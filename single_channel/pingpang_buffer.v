==> flow/design.v <==
`timescale 1ns / 1ps
module pingpang_buffer(
    input rst_n,
    input[15:0] data_in,
    input clk,
    input switch,
    output [15:0] data_out
    );
    reg  [15:0] buffer_a;
    reg  [15:0] buffer_b;
    reg buffer_sel;   
    always@(posedge clk or negedge rst_n) begin
        if(!rst_n)
            buffer_sel <= 0;
        else if(switch)
            buffer_sel <= !buffer_sel;
    end
    always@(posedge clk or negedge rst_n) begin
        if(!rst_n)
            buffer_a <= 16'b0;
        else if(!buffer_sel)
            buffer_a <= data_in;
    end
    always@(posedge clk or negedge rst_n) begin
        if(!rst_n)
            buffer_a <= 16'b0;
        else if(buffer_sel)
            buffer_b <= data_in;
    end
    assign data_out = buffer_sel?buffer_a:buffer_b;
endmodule
* Reports on pingpang_buffer
Tool output for the design above, in the order of the flow.
Line numbers count from 1 in the design file above.
A cell with - has no value.
- Top module :: pingpang_buffer
- Clock port :: clk
- Cell library :: sky130hd
- Library corner :: tt_025C_1v80

* Elaborated design
Counts by Yosys on the flattened word-level netlist (proc, flatten, opt, wreduce; memories kept). Register bits leave out memories and registers merged into their read ports (data or address); mux counts leave out enables and synchronous resets folded into registers. Print and check cells are left out. Cells with the same type and inputs are merged into one.
- Register bits after elaboration :: 17
- Output and inout bits :: 16
- Word-level cells :: 5
- Muxes and demuxes :: 1
- Reduce/logical cells :: 2
** Operators by type and width (number)
- 16-bit two-way mux :: 1
- 2-bit AND reduction :: 1
- 1-bit zero test :: 1

* Longest topological paths
Depth = most cells in a row (Yosys ltp): at word level without a register or memory, in the mapped netlist without a sequential cell, where the memories' decode and read muxes count.
- Word-level depth :: 1
- ABC_AREA :: 0
- Depth in mapped cells :: 2

* Synthesis result
Yosys stat after the flow's synthesis: flattened, memories mapped to cells. It holds for the ABC_AREA given above (unset counts as 0); a run with the other value may have another netlist.
The area totals of this step are shown rounded.
** Cell types
- sky130_fd_sc_hd__edfxtp_1 :: number 16, area in all 480.461 sq um
- sky130_fd_sc_hd__nor2b_1 :: number 11, area in all 68.816 sq um
- sky130_fd_sc_hd__and2b_1 :: number 5, area in all 37.536 sq um
- sky130_fd_sc_hd__dfrtp_1 :: number 1, area in all 25.024 sq um
- sky130_fd_sc_hd__buf_6 :: number 1, area in all 11.261 sq um
- sky130_fd_sc_hd__xor2_1 :: number 1, area in all 8.758 sq um
- sky130_fd_sc_hd__and2_1 :: number 1, area in all 6.256 sq um
- Cells in the netlist :: 36
- Mapped area :: 638 sq um
- Sequential area :: 505 sq um
- Mapped flip-flops :: 17

* Path before layout
Path of least setup slack by OpenSTA after synthesis, without wires, with an ideal clock, recovery checks aside; 20% of the period is set as input and as output delay. Where synthesis merged equal registers, the netlist keeps one of their names.
- Path type :: register to register
- From :: register buffer_sel
- To :: register buffer_b[0]
- Period :: 1.59 ns
- Time at the first pin :: 0.000 ns
- Data arrival time :: 1.022 ns
- Data required time :: 1.216 ns
- Path slack :: 0.194 ns
- Delay of the path :: 1.396 ns
- Stages on the path :: 3
- Path buffers :: 1
- Synthesis period reached :: 1.396 ns
"delay of the path" = arrival - input delay + setup time.
"stages on the path" counts driving pins, that of a launching flip-flop among them; a cell with two outputs on the path counts twice.
"synthesis period reached" = period - worst setup slack (recovery checks aside). The figure is calculated, with input and output delays left at 20% of the set period.
Between the ends stands the longest chain of elaborated cells between them, by number of cells; it is not shown to be the way that was timed. Of several equally long chains one is given.
A line is the first line of the expression or statement that the cell stems from. Yosys adds cells for indexed reads and writes and turns some case tables into memories.
- Path through :: sky130_fd_sc_hd__dfrtp_1 > sky130_fd_sc_hd__buf_6 > sky130_fd_sc_hd__and2_1
- Length of the longest elaborated chain :: 1
- Elaborated cells on any way between the ends :: 1
- RTL lines with such cells :: 0
- Those cells by class :: 1 x reduce/logical
** RTL lines, path after synthesis
- start: declaration :: RTL line 11 : reg buffer_sel;
- start: assignment :: RTL line 14 : buffer_sel <= 0;
- start: assignment :: RTL line 16 : buffer_sel <= !buffer_sel;
- 2-bit AND reduction
- end: assignment :: RTL line 28 : buffer_b <= data_in;
- end: declaration :: RTL line 10 : reg  [15:0] buffer_b;

* Timing after layout
Path of least setup slack in the final report of stored run 1 (OpenROAD, finished layout, wires in). Where an end is a register, its clock arrival counts in the times.
- Path type :: register to output
- From :: register buffer_sel
- To :: output data_out[3]
- Period :: 1.65 ns
- Output delay :: 0.33 ns
- Time at the first pin :: 0.24 ns
- Data arrival time :: 1.22 ns
- Data required time :: 1.32 ns
- Path slack :: 0.10 ns
- Stages on the path :: 4
- Path buffers :: 2
Between the ends stands the longest chain of elaborated cells between them, by number of cells; it is not shown to be the way that was timed. Of several equally long chains one is given.
- Path through :: sky130_fd_sc_hd__dfrtp_1 > sky130_fd_sc_hd__buf_4 > sky130_fd_sc_hd__and2b_1 > sky130_fd_sc_hd__dlygate4sd2_1
- Length of the longest elaborated chain :: 1
- Elaborated cells on any way between the ends :: 1
- RTL lines with such cells :: 1
- Those cells by class :: 1 x mux
** RTL lines, path after layout
- start: declaration :: RTL line 11 : reg buffer_sel;
- start: assignment :: RTL line 14 : buffer_sel <= 0;
- start: assignment :: RTL line 16 : buffer_sel <= !buffer_sel;
- 16-bit two-way mux :: RTL line 30 : assign data_out = buffer_sel?buffer_a:buffer_b;
- end: declaration :: RTL line 7 : output [15:0] data_out

Data sheet: physical implementation of pingpang_buffer

Record of 2 stored runs of the RTL-to-layout flow on pingpang_buffer, platform sky130hd. The runs are unordered. Constraints: input delay and output delay 20% of the set period each, output load 0.01 pF.
"period reached" means the clock period less the worst setup slack. The figure is calculated, with input and output delays left at 20% of the set period.
"worst setup path time" means the part of the period allowed to the worst setup path (the constraints hold back 20% at inputs and 20% at outputs) less its slack; where the path has registers, the arrival times of their clocks count too.
"power" rests on the timing tool's default activity at the inputs, not on a simulated workload.
Values from the reports are rounded here.

* Stored run 1
** Files
==> flow/run.sh <==
#!/bin/bash
# the make line also repeats the synthesis and layout settings of config.mk as NAME=value (left out here)
make -C /OpenROAD-flow-scripts/flow DESIGN_CONFIG=/design/flow/config.mk WORK_HOME=/design/flow/orfs CLKGATE_MAP_FILE= finish
==> flow/config.mk <==
export PLATFORM = sky130hd
export DESIGN_NAME = pingpang_buffer
export DESIGN_NICKNAME = pingpang_buffer
export VERILOG_FILES = /design/flow/design.v
export SDC_FILE = /design/flow/constraint.sdc
export NUM_CORES = 4
export LEC_CHECK = 0
export CAP_MARGIN = 20
export CORE_ASPECT_RATIO = 0.54
export CORE_MARGIN = 2
export CORE_UTILIZATION = 23
export MIN_ROUTING_LAYER = met2
export PLACE_DENSITY_LB_ADDON = 0.06
export SLEW_MARGIN = 20
==> flow/constraint.sdc <==
create_clock -name core_clock -period 1.65 [get_ports {clk}]
set_input_delay 0.3300 -clock core_clock [delete_from_list [all_inputs] [get_ports {clk}]]
set_output_delay 0.3300 -clock core_clock [all_outputs]
set_load 0.01 [all_outputs]
** Results
- Period reached :: 1.546 ns
- Total die area :: 3230 sq um
- Worst setup slack after layout :: 0.104 ns
- Worst setup path time :: 1.22 ns
- Kind of the worst setup path :: register to output
- Power :: 1.44 mW
- Utilization after layout :: 41.6 %
- Area of the synthesized netlist :: 638 sq um

* Stored run 2
** Files
==> flow/run.sh <==
#!/bin/bash
# the make line also repeats the synthesis and layout settings of config.mk as NAME=value (left out here)
make -C /OpenROAD-flow-scripts/flow DESIGN_CONFIG=/design/flow/config.mk WORK_HOME=/design/flow/orfs CLKGATE_MAP_FILE= finish
==> flow/config.mk <==
export PLATFORM = sky130hd
export DESIGN_NAME = pingpang_buffer
export DESIGN_NICKNAME = pingpang_buffer
export VERILOG_FILES = /design/flow/design.v
export SDC_FILE = /design/flow/constraint.sdc
export NUM_CORES = 4
export LEC_CHECK = 0
export CAP_MARGIN = 20
export CELL_PAD_IN_SITES_GLOBAL_PLACEMENT = 2
export CORE_MARGIN = 2
export CORE_UTILIZATION = 41
export CTS_CLUSTER_SIZE = 14
export GPL_ROUTABILITY_DRIVEN = 1
export GPL_TIMING_DRIVEN = 1
export MAX_ROUTING_LAYER = met4
export MIN_ROUTING_LAYER = met2
export PLACE_DENSITY = 0.41
export SLEW_MARGIN = 20
export TNS_END_PERCENT = 100
==> flow/constraint.sdc <==
create_clock -name core_clock -period 0.956 [get_ports {clk}]
set_input_delay 0.1912 -clock core_clock [delete_from_list [all_inputs] [get_ports {clk}]]
set_output_delay 0.1912 -clock core_clock [all_outputs]
set_load 0.01 [all_outputs]
** Results
- Total die area :: 1890 sq um
- Area of the synthesized netlist :: 638 sq um
- Worst setup slack after layout :: -0.362 ns
- Worst setup path time :: 1.13 ns
- Kind of the worst setup path :: register to output
- Power :: 2.26 mW
- Utilization after layout :: 65.6 %
- Period reached :: 1.318 ns
