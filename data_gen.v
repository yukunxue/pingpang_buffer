==> flow/design.v <==
`timescale 1ps/1ps
module data_gen(
	input				clk,
	input				rst_n,
	output	reg			data_en,
	output	reg [15:0]	data_in
);
always @(posedge clk or negedge rst_n) begin
	if(rst_n == 1'b0)begin
		data_en <= 1'b0;
	end
	else
		data_en <= 1'b1;
end
always @(posedge clk or negedge rst_n)begin
	if(rst_n == 1'b0)
		data_in	<= 16'd0;
	else if(data_in == 16'd199)
		data_in <= 16'd0;
	else if(data_en)
		data_in <= data_in + 1'd1;
	else
		data_in <= data_in;
end
endmodule
### Tool chain data of data_gen

The steps from the RTL of data_gen to its reports follow in flow order.
Lines are those of the file above, counted from 1.
Cell names lack the library's common part.
The mark -- stands for no value.

| design | value |
|---|---|
| design top | data_gen |
| clock port | clk |
| standard-cell library | sky130hd |
| timing corner | tt_025C_1v80 |

### After elaboration

Counts by Yosys on the flattened word-level netlist (proc, flatten, opt, wreduce; memories kept). Register bits leave out memories and registers merged into their read ports (data or address). Print and check cells are left out. Cells with the same type and inputs are merged into one.

| word-level totals | value |
|---|---|
| register bits after elaboration | 17 |
| latch bits | 0 |
| bits in writable memories | 0 |
| ROM bits | 0 |
| clocked read ports x word width | 0 |
| memory cells | 0 |
| input port bits | 2 |
| output and inout bits | 17 |
| elaborated cells | 7 |

| operators by class | value |
|---|---|
| add/subtract/negate cells | 1 |
| multipliers | 0 |
| div/mod/pow operators | 0 |
| magnitude comparators | 0 |
| equality and inequality tests | 1 |
| shift operators | 0 |
| muxes and demuxes | 2 |
| bitwise operators | 0 |
| reductions and logical operators | 1 |

Operators with widths:

| kind | count |
|---|---|
| 16-bit 2-to-1 mux | 2 |
| 16-bit by 1-bit adder with 16-bit output (second input constant) | 1 |
| 16-bit by 8-bit equality test with 1-bit output (second input constant) | 1 |
| 2-bit nonzero test | 1 |

### Logic depth

Depth = most cells in a row (Yosys ltp): at word level without a register or memory, in the mapped netlist without a sequential cell, where the memories' decode and read muxes count.

| depth | value |
|---|---|
| word-level depth | 3 |
| ABC_AREA | 0 |
| gate-level depth with buffers | 6 |
| depth with buffers taken out | 5 |

### After synthesis

Source: synth_stat.txt of the flow (Yosys; design flattened, memories mapped). It holds for the ABC_AREA given above (unset counts as 0); a run with the other value may have another netlist.

| mapped netlist | value |
|---|---|
| mapped cells | 70 |
| cell area after synthesis | 810.8 µm² |
| sequential part of the area | 425.4 µm² |
| flip-flop cells | 17 |
| buffers | 1 |

Cell types:

| cell | count | area in all (µm²) |
|---|---|---|
| dfrtp_1 | 17 | 425.408 |
| xnor2_1 | 9 | 78.826 |
| xor2_1 | 4 | 35.034 |
| and4_1 | 3 | 26.275 |
| and4bb_2 | 2 | 25.024 |
| nand4_1 | 4 | 25.024 |
| nor2_1 | 6 | 22.522 |
| mux2_4 | 1 | 15.014 |
| nand3_1 | 3 | 15.014 |
| and3_1 | 2 | 12.512 |
| ha_1 | 1 | 12.512 |
| and3_4 | 1 | 11.261 |
| and4_4 | 1 | 11.261 |
| nand2_1 | 3 | 11.261 |
| a22o_2 | 1 | 10.01 |
| mux2i_1 | 1 | 10.01 |
| nor3_1 | 2 | 10.01 |
| nor3_2 | 1 | 10.01 |

Other cell types: 8; their cells: 8.

### Timing after synthesis

Path of least setup slack by OpenSTA after synthesis, without wires, with an ideal clock, recovery checks aside; 20% of the period is set as input and as output delay. Where synthesis merged equal registers, the netlist keeps one of their names.

| path post-synthesis | value |
|---|---|
| path kind | reg2reg |
| from | reg data_in[0] |
| to | reg data_in[9] |
| clock period | 1.81 ns |
| setup time | 0.125 ns |
| launch time at the first pin | 0.000 ns |
| data arrival time | 1.490 ns |
| data required time | 1.685 ns |
| setup slack | 0.194 ns |
| path delay | 1.615 ns |
| stages | 7 |
| path buffers | 1 |
| synthesis period reached | 1.616 ns |

"path delay" is the arrival time less input delay plus setup time.
"stages" counts driving pins, that of a launching flip-flop among them; a cell with two outputs on the path counts twice.
"synthesis period reached" = period - worst setup slack (recovery checks aside). The figure is calculated, with input and output delays left at 20% of the set period.
Between the ends stands the longest chain of elaborated cells between them, by number of cells; it is not shown to be the way that was timed. Of several equally long chains one is given.
Each line given opens the expression or statement behind the cell; cells for indexed reads and writes are added by Yosys, which also makes memories of some case tables.
At most two assigning lines are given for a register; there are more.

| between the ends, post-synthesis | value |
|---|---|
| cell sequence | dfrtp_1 > ha_1 > and4bb_2 > and4_1 > buf_2 > nor2_1 > mux2_4 |
| length of the longest elaborated chain | 3 |
| elaborated cells on any way between the ends | 5 |
| source lines of those cells | 3 |
| classes of those cells | add/sub (1); eq/ne (1); mux (2); reduce/logical (1) |

RTL lines, path post-synthesis:

| element | line | text |
|---|---|---|
| start: declaration | 6 | `output reg [15:0] data_in` |
| start: assignment | 21 | `data_in <= data_in + 1'd1;` |
| start: assignment | 23 | `data_in <= data_in;` |
| 16-bit by 1-bit adder with 16-bit output | 21 |  |
| 16-bit 2-to-1 mux | 20 | `else if(data_en)` |
| 16-bit 2-to-1 mux | 18 | `else if(data_in == 16'd199)` |
| end: assignment | 21 |  |
| end: assignment | 23 |  |
| end: declaration | 6 |  |

### Worst path after layout

From the final timing report of flow run 1: the path of least setup slack in the routed layout; clock arrival at registers is part of the times.

| path post-layout | value |
|---|---|
| path kind | reg2reg |
| from | reg data_in[0] |
| to | reg data_in[9] |
| clock period | 1.02 ns |
| setup time | 0.11 ns |
| launch time at the first pin | 0.25 ns |
| data arrival time | 1.66 ns |
| data required time | 1.16 ns |
| setup slack | -0.50 ns |
| stages | 6 |
| path buffers | 1 |

Between the ends stands the longest chain of elaborated cells between them, by number of cells; it is not shown to be the way that was timed. Of several equally long chains one is given.
At most two assigning lines are given for a register; there are more.

| between the ends, post-layout | value |
|---|---|
| cell sequence | dfrtp_2 > buf_6 > and3_4 > and2_4 > and4_1 > mux2_4 |
| length of the longest elaborated chain | 3 |
| elaborated cells on any way between the ends | 5 |
| source lines of those cells | 3 |
| classes of those cells | add/sub (1); eq/ne (1); mux (2); reduce/logical (1) |

RTL lines, path post-layout:

| element | line | text |
|---|---|---|
| start: declaration | 6 | `output reg [15:0] data_in` |
| start: assignment | 21 | `data_in <= data_in + 1'd1;` |
| start: assignment | 23 | `data_in <= data_in;` |
| 16-bit by 1-bit adder with 16-bit output | 21 |  |
| 16-bit 2-to-1 mux | 20 | `else if(data_en)` |
| 16-bit 2-to-1 mux | 18 | `else if(data_in == 16'd199)` |
| end: assignment | 21 |  |
| end: assignment | 23 |  |
| end: declaration | 6 |  |

Wiki page: data_gen / flow data

Top module data_gen; platform sky130hd; tools Yosys and OpenROAD; 2 stored runs in no particular order. Input and output delays are each 20% of the period that was set; the output load is 0.01 pF.
"period reached" is the run's clock period less its worst setup slack. It is reckoned from that one timing run; input and output delays stay at 20% of the period that was set.
"worst setup path time" = time allowed to the worst setup path (clock period - input delay - output delay, where it has them) - its slack; a late launch clock adds to it, a late capture clock takes from it.
"total power of the final layout" is the tool's figure for a default switching activity; nothing was simulated.
Settings: . = not set for that run.

| run | period_ns | CORE_UTILIZATION | PLACE_DENSITY_LB_ADDON | HOLD_SLACK_MARGIN | CORE_MARGIN | CELL_PAD_IN_SITES_GLOBAL_PLACEMENT | ABC_AREA | GPL_TIMING_DRIVEN | CAP_MARGIN | MIN_ROUTING_LAYER | MAX_ROUTING_LAYER | SLEW_MARGIN | PLACE_DENSITY | CELL_PAD_IN_SITES_DETAIL_PLACEMENT | CTS_CLUSTER_DIAMETER | total power of the final layout (mW) | period reached (ns) | synthesis area (µm²) | setup slack of the worst path (ns) | worst setup path time (ns) | worst setup path type | sum of negative setup slack (ns) | post-route utilization | standard-cell area after routing (µm²) | die size (µm²) |
|---|---|---|---|---|---|---|---|---|---|---|---|---|---|---|---|---|---|---|---|---|---|---|---|---|---|
| flow run 1 | 1.02 | 16 | 0.2 | -0.08 | 6 | 2 | 0 | 0 | 10 | met2 | met4 | 20 | . | . | . | 3.440 | 1.521 | 810.8 | -0.501 | 1.52 | reg2reg | -6.939 | 0.352 | 1,682.9 | 6,919.7 |
| flow run 2 | 2.05 | 35 | . | . | 5 | 3 | 0 | . | 20 | met2 | . | 20 | 0.6 | 0 | 196 | 1.031 | 1.784 | 810.8 | 0.266 | 1.37 | reg2out | 0.000 | 0.477 | 1,054.8 | 3,379.1 |
